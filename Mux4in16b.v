==> flow/design.v <==
`timescale 1ns / 1ps
module Mux4in16b(
   input [15:0] in1,
    input [15:0] in2,
	 input [15:0] in3,
    input [15:0] in4,
    input [1:0] control,
    input clock,
    output reg [15:0] out
    );
always @ (posedge clock)
begin
	case(control)
		0:out = in1;
		1:out = in2;
		2:out = in3;
		3:out = in4;
	endcase
end
endmodule
Tool chain data of Mux4in16b
The steps from the RTL of Mux4in16b to its reports follow in flow order.
Lines are those of the file above, counted from 1.
Cell names lack the library's common part.
Not given: --
- top module: Mux4in16b
- clock input: clock
- standard-cell library: sky130hd
- library corner: tt_025C_1v80

Word level
Source: Yosys, flattened and elaborated, memories not mapped. Widths are those after wreduce; folded enables and synchronous resets count as part of the registers. Registers that Yosys merges into a memory's read port (data or address) are not register bits. Print and check cells do not count. Equal cells are merged and count once.
- noted equality and inequality tests: 3
- noted reduce/logical cells: 1
- mux-type cells at 1
- operators with widths (cell ; number):
    16-bit parallel mux with 4-bit select ; 1
    2-bit equality test with constant B ; 2
    2-bit by 1-bit equality test with 1-bit output with constant B ; 1
    2-bit logical NOT ; 1
- noted output and inout bits: 16
- bits of input ports at 67
- register bits at 16
- noted cells after elaboration: 6

Longest topological paths
Longest topological path by Yosys (ltp), each cell counted once; first at word level (registers and memories cut), then after technology mapping (sequential cells cut; the memories' decode and read muxes count).
- word-level depth: 2
- ABC_AREA: 0
- noted gate-level depth with buffers: 3
- gate-level depth less buffers at 1

Netlist
The flow's flattened synthesis, as Yosys stat reports it; memories are mapped. The netlist is that of the ABC_AREA named above (0 if unset); the other value can give another one.
- cells by type (cell ; number ; total area (µm²)):
    dfxtp_1 ; 16 ; 320.307
    mux4_2 ; 10 ; 225.216
    mux4_1 ; 6 ; 157.651
    buf_12 ; 1 ; 20.019
    buf_6 ; 1 ; 11.261
    buf_2 ; 2 ; 10.01
- flip-flops: 16
- buffers at 4
- sequential part of the area at 320.3 µm²
- cell count: 36
- chip area (Yosys) at 744.5 µm²

Path before layout
Source: OpenSTA report_checks on the synthesized netlist (no wires, ideal clock, input and output delay 20% of the period each), path of least setup slack; recovery checks are left aside. Register names are those of the netlist, which keeps one name where synthesis merged equal registers.
- path kind: input port to flip-flop
- start: in control[0]
- end: reg out[10]
- stages: 3
- period: 1870 ps
- delay of the path: 865 ps
- noted external input delay: 374 ps
- noted setup time: 135 ps
- slack at 632 ps
- time at the first pin at 374 ps
- noted data arrival time: 1104 ps
- path buffers at 2
- noted data required time: 1735 ps
- synthesis period reached at 1238 ps
"delay of the path" is the arrival time less input delay plus setup time.
"stages": output pins that drive a net of the path, with the launching flip-flop's if there is one; two outputs of one cell count as two.
"synthesis period reached" is the clock period less the worst setup slack; recovery checks do not enter. This is arithmetic on one report: input and output delays are still those of the set period (20% each).
The rows between start and end are the longest chain of elaborated cells between them; the timing report does not say that the signal goes this way. Where chains are equally long, one stands for them.
Each line given opens the expression or statement behind the cell; cells for indexed reads and writes are added by Yosys, which also makes memories of some case tables.
At most two assigning lines are given for a register; there are more.
- path through: buf_6 > buf_12 > mux4_2
- noted length of the longest elaborated chain: 2
- noted elaborated cells on any way between the ends: 5
- noted source lines of those cells: 1
- classes of those cells: eq/ne (3); mux (1); reduce/logical (1)
- RTL lines, path post-synthesis (element ; line ; RTL):
    start, declared ; 7 ; input [1:0] control,
    2-bit equality test ; 13 ; case(control)
    16-bit parallel mux with 4-bit select ; 13 ;
    end, assigned ; 14 ; 0:out = in1;
    end, assigned ; 15 ; 1:out = in2;
    end, declared ; 9 ; output reg [15:0] out

Stored flow runs of Mux4in16b (2 of them; Yosys, OpenROAD, sky130hd). They differ in their settings and are not a sequence. Constraints: input delay and output delay 20% of the set period each, output load 0.01 pF.

Record 1

==> flow/run.sh <==
#!/bin/bash
# the make line also repeats the synthesis and layout settings of config.mk as NAME=value (left out here)
make -C /OpenROAD-flow-scripts/flow DESIGN_CONFIG=/design/flow/config.mk WORK_HOME=/design/flow/orfs CLKGATE_MAP_FILE= finish
==> flow/config.mk <==
export PLATFORM = sky130hd
export DESIGN_NAME = Mux4in16b
export DESIGN_NICKNAME = Mux4in16b
export VERILOG_FILES = /design/flow/design.v
export SDC_FILE = /design/flow/constraint.sdc
export NUM_CORES = 4
export LEC_CHECK = 0
export CAP_MARGIN = 40
export CELL_PAD_IN_SITES_DETAIL_PLACEMENT = 2
export CORE_MARGIN = 2
export CORE_UTILIZATION = 38
export GPL_ROUTABILITY_DRIVEN = 1
export MIN_ROUTING_LAYER = met1
export PLACE_DENSITY_LB_ADDON = 0.02
export SLEW_MARGIN = 20
export TNS_END_PERCENT = 45
==> flow/constraint.sdc <==
create_clock -name core_clock -period 0.775 [get_ports {clock}]
set_input_delay 0.1550 -clock core_clock [delete_from_list [all_inputs] [get_ports {clock}]]
set_output_delay 0.1550 -clock core_clock [all_outputs]
set_load 0.01 [all_outputs]

Record 1: did not finish, placement stopped with a tool error.

Record 2

==> flow/run.sh <==
#!/bin/bash
# the make line also repeats the synthesis and layout settings of config.mk as NAME=value (left out here)
make -C /OpenROAD-flow-scripts/flow DESIGN_CONFIG=/design/flow/config.mk WORK_HOME=/design/flow/orfs CLKGATE_MAP_FILE= finish
==> flow/config.mk <==
export PLATFORM = sky130hd
export DESIGN_NAME = Mux4in16b
export DESIGN_NICKNAME = Mux4in16b
export VERILOG_FILES = /design/flow/design.v
export SDC_FILE = /design/flow/constraint.sdc
export NUM_CORES = 4
export LEC_CHECK = 0
export CAP_MARGIN = 20
export CELL_PAD_IN_SITES_DETAIL_PLACEMENT = 0
export CORE_MARGIN = 2
export CORE_UTILIZATION = 63
export CTS_CLUSTER_DIAMETER = 170
export CTS_CLUSTER_SIZE = 30
export GPL_TIMING_DRIVEN = 1
export MAX_ROUTING_LAYER = met4
export PLACE_DENSITY_LB_ADDON = 0.17
export SLEW_MARGIN = 20
export TNS_END_PERCENT = 100
==> flow/constraint.sdc <==
create_clock -name core_clock -period 1.84 [get_ports {clock}]
set_input_delay 0.3680 -clock core_clock [delete_from_list [all_inputs] [get_ports {clock}]]
set_output_delay 0.3680 -clock core_clock [all_outputs]
set_load 0.01 [all_outputs]

Record 2: did not finish, placement stopped with FLW-0024.
